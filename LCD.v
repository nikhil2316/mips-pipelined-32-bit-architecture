==> flow/design.v <==
`timescale 1ns / 1ps
module LCD(
clk,
sf_e,
e,
rs,
rw,
nibble
    );
input clk; 
output reg sf_e;  
output reg e;  
output reg rs;  
output reg rw;  
output reg [3:0] nibble;  
reg [26:0]  count=0;  
reg [5:0] code;  
reg refresh;  
always @ (posedge clk)
begin
	count <= count+1;
	case (count[26:21])
	0: code <= 6'h03;  
	1: code <= 6'h03;  
	2: code <= 6'h03;  
	3: code <= 6'h02;  
	4: code <= 6'h02;  
	5: code <= 6'h08;  
	6: code <= 6'h00;  
	7: code <= 6'h06;  
	8: code <= 6'h00;  
	9: code <= 6'h0C;  
	10: code <= 6'h00;  
	11: code <= 6'h01;  
	12: code <= 6'h24;  
	13: code <= 6'h28;  
	14: code <= 6'h26;  
	15: code <= 6'h25;
	16: code <= 6'h26;  
	17: code <= 6'h2C; 
	18: code <= 6'h26;  
	19: code <= 6'h2C;
	20: code <= 6'h26;  
	21: code <= 6'h2F;
	22: code <= 6'h22;  
	23: code <= 6'h2C;
	24: code <= 6'b001100;  
	25: code <= 6'b000000;  
	26: code <= 6'h25;  
	27: code <= 6'h27;  
	28: code <= 6'h26;  
	29: code <= 6'h2F;
	30: code <= 6'h27;  
	31: code <= 6'h22; 
	32: code <= 6'h26;  
	33: code <= 6'h2C;
	34: code <= 6'h26;  
	35: code <= 6'h24;
	36: code <= 6'h22;  
	37: code <= 6'h21;
	default : code <= 6'h10;  
	endcase
	refresh <= count[20];  
	sf_e <= 1;
	{e, rs, rw, nibble } <=  {refresh, code};
end  
endmodule
## Step by step through the tools: LCD

What the tools print for LCD, step after step.
Lines are those of the file above, counted from 1.
Library cell names are shortened.
The mark -- stands for no value.

| inputs | value |
|---|---|
| top module | LCD |
| clock input | clk |
| standard-cell library | sky130hd |
| library corner | tt_025C_1v80 |

## After elaboration

Yosys after proc, flatten, opt, wreduce and memory -nomap, before mapping. Enables and synchronous resets that opt folds into registers are not counted as muxes. Memory bits, and registers merged into a memory's read port (data or address), are not among the register bits. Print and check cells are not counted. Equal cells are merged and count once.
Yosys's memory passes give these memory sizes; they may raise the number of words (mostly to a power of two), join words into wider ones and drop unused or constant bits.

| word-level totals | value |
|---|---|
| register bits | 35 |
| memory bits (read-only) | 384 |
| clocked read ports x word width | 6 |
| memories kept | 1 |
| input port bits | 1 |
| output and inout port bits | 8 |
| word-level cells | 8 |

| operators by class | value |
|---|---|
| add/subtract/negate cells | 1 |

Memories:

| name | words | bits a word | read ports | wr ports | RTL line | source |
|---|---|---|---|---|---|---|
| (name not given) | 64 | 6 | 1 | 0 | 22 | `case (count[26:21])` |

Operator list:

| kind | number |
|---|---|
| 27-bit by 1-bit adder with 27-bit output (second input constant) | 1 |

## Depth

Longest topological path by Yosys (ltp), each cell counted once; first at word level (registers and memories cut), then after technology mapping (sequential cells cut; the memories' decode and read muxes count).

| depth | value |
|---|---|
| word-level depth | 1 |
| ABC_AREA | 0 |
| depth in mapped cells | 7 |
| mapped depth without buffers | 6 |

## Netlist

The flow's flattened synthesis, as Yosys stat reports it; memories are mapped. The netlist is that of the ABC_AREA named above (0 if unset); the other value can give another one.

Cells by type:

| cell | number | total area (um^2) |
|---|---|---|
| dfxtp_1 | 41 | 820.787 |
| xnor2_1 | 21 | 183.926 |
| ha_1 | 8 | 100.096 |
| nand3_1 | 14 | 70.067 |
| nand2_1 | 15 | 56.304 |
| mux2i_1 | 5 | 50.048 |
| nor2_1 | 13 | 48.797 |
| nand4_1 | 7 | 43.792 |
| nor4_4 | 2 | 42.541 |
| a21oi_1 | 8 | 40.038 |
| xor2_1 | 4 | 35.034 |
| inv_1 | 7 | 26.275 |
| a21o_1 | 3 | 22.522 |
| nand4_4 | 1 | 21.27 |
| buf_2 | 3 | 15.014 |
| nor3_1 | 3 | 15.014 |
| o22ai_1 | 2 | 12.512 |
| clkbuf_1 | 3 | 11.261 |

Other cell types: 17; their cells: 19.

| mapped netlist | value |
|---|---|
| standard cells after synthesis | 179 |
| chip area (Yosys) | 0.0017492 mm^2 |
| area of sequential cells | 0.0008208 mm^2 |
| mapped flip-flops | 41 |
| buffer cells | 9 |

## Timing after synthesis

Path of least setup slack by OpenSTA after synthesis, without wires, with an ideal clock, recovery checks aside; 20% of the period is set as input and as output delay. Where synthesis merged equal registers, the netlist keeps one of their names.

| timing path post-synthesis | value |
|---|---|
| path kind | reg-to-reg |
| start | register count[22] |
| end | register code[0] |
| clock period | 1.76 ns |
| library setup time | 0.116 ns |
| launch time at the first pin | 0.000 ns |
| data arrival time | 1.492 ns |
| required time | 1.644 ns |
| path slack | 0.152 ns |
| delay of the path | 1.608 ns |
| driving pins on the path | 8 |
| buffers on the path | 1 |
| synthesis period reached | 1.608 ns |

"delay of the path" = arrival - input delay + setup time.
"driving pins on the path" counts driving pins, that of a launching flip-flop among them; a cell with two outputs on the path counts twice.
"synthesis period reached" is the clock period less the worst setup slack; recovery checks do not enter. This is arithmetic on one report: input and output delays are still those of the set period (20% each).
A register here has more assigning lines than the two given.

| on the way, post-synthesis | value |
|---|---|
| cells stage by stage | dfxtp_1 > clkbuf_1 > inv_1 > ha_1 > mux2i_1 > a21o_1 > a211oi_1 > a41o_1 |

Ends and longest elaborated chain, post-synthesis:

| what | RTL line | source |
|---|---|---|
| from (decl) | 16 | `reg [26:0]  count=0;` |
| from (assign) | 21 | `count <= count+1;` |
| to (assign) | 23 | `0: code <= 6'h03;` |
| to (assign) | 24 | `1: code <= 6'h03;` |
| to (decl) | 17 | `reg [5:0] code;` |

Chain of elaborated cells between the ends: none given.

## Worst path after layout

From the final timing report of flow run B: the path of least setup slack in the routed layout; clock arrival at registers is part of the times.

| timing path after layout | value |
|---|---|
| path kind | reg-to-reg |
| start | register count[22] |
| end | register code[0] |
| clock period | 2.71 ns |
| library setup time | 0.05 ns |
| launch time at the first pin | 0.34 ns |
| data arrival time | 2.06 ns |
| required time | 3.00 ns |
| path slack | 0.94 ns |
| driving pins on the path | 7 |
| buffers on the path | 0 |

A register here has more assigning lines than the two given.

| on the way, after layout | value |
|---|---|
| cells stage by stage | dfxtp_1 > inv_1 > ha_1 > mux2i_1 > a21o_1 > a211oi_1 > a41o_1 |

Ends and longest elaborated chain, after layout:

| what | RTL line | source |
|---|---|---|
| from (decl) | 16 | `reg [26:0]  count=0;` |
| from (assign) | 21 | `count <= count+1;` |
| to (assign) | 23 | `0: code <= 6'h03;` |
| to (assign) | 24 | `1: code <= 6'h03;` |
| to (decl) | 17 | `reg [5:0] code;` |

Chain of elaborated cells between the ends: none given.

Subject: flow runs of LCD

Hi,

Record of 2 stored runs of the RTL-to-layout flow on LCD, platform sky130hd. The runs are unordered. Constraints: input delay and output delay 20% of the set period each, output load 0.01 pF.
"achieved period": clock period set for the run, less the worst setup slack. It is reckoned from that one timing run; input and output delays stay at 20% of the period that was set.
"time on the worst setup path" means the part of the period allowed to the worst setup path (the constraints hold back 20% at inputs and 20% at outputs) less its slack; where the path has registers, the arrival times of their clocks count too.
"power consumption": no workload was simulated; the value follows from the tool's default switching activity.

#### Flow run A

| setting | value |
|---|---|
| period_ns | `2.5` |
| CORE_UTILIZATION | `68` |
| SETUP_SLACK_MARGIN | `0.68` |
| PLACE_DENSITY_LB_ADDON | `0.13` |
| CELL_PAD_IN_SITES_GLOBAL_PLACEMENT | `2` |
| CELL_PAD_IN_SITES_DETAIL_PLACEMENT | `2` |
| TNS_END_PERCENT | `95` |
| GPL_TIMING_DRIVEN | `0` |
| CTS_CLUSTER_DIAMETER | `316` |
| CAP_MARGIN | `20` |
| CORE_MARGIN | `2` |
| SLEW_MARGIN | `20` |

Unfinished; error FLW-0024 in placement.

#### Flow run B

| setting | value |
|---|---|
| period_ns | `2.71` |
| CORE_UTILIZATION | `49` |
| PLACE_DENSITY | `0.67` |
| HOLD_SLACK_MARGIN | `0.23` |
| TNS_END_PERCENT | `45` |
| GPL_TIMING_DRIVEN | `1` |
| CAP_MARGIN | `35` |
| SLEW_MARGIN | `5` |
| MIN_ROUTING_LAYER | `met1` |
| CORE_MARGIN | `2` |

| result | value |
|---|---|
| synthesis area | 0.0017492 mm^2 |
| total die area | 0.0040634 mm^2 |
| standard-cell area after layout | 0.0019081 mm^2 |
| utilization after layout | 56.3 % |
| worst setup slack after layout | 0.943 ns |
| summed negative setup slack | 0.000 ns |
| worst-case hold slack | 0.337 ns |
| power consumption | 0.9704 mW |
| achieved period | 1.767 ns |
| time on the worst setup path | 1.77 ns |
| critical path kind | reg-to-reg |

Regards
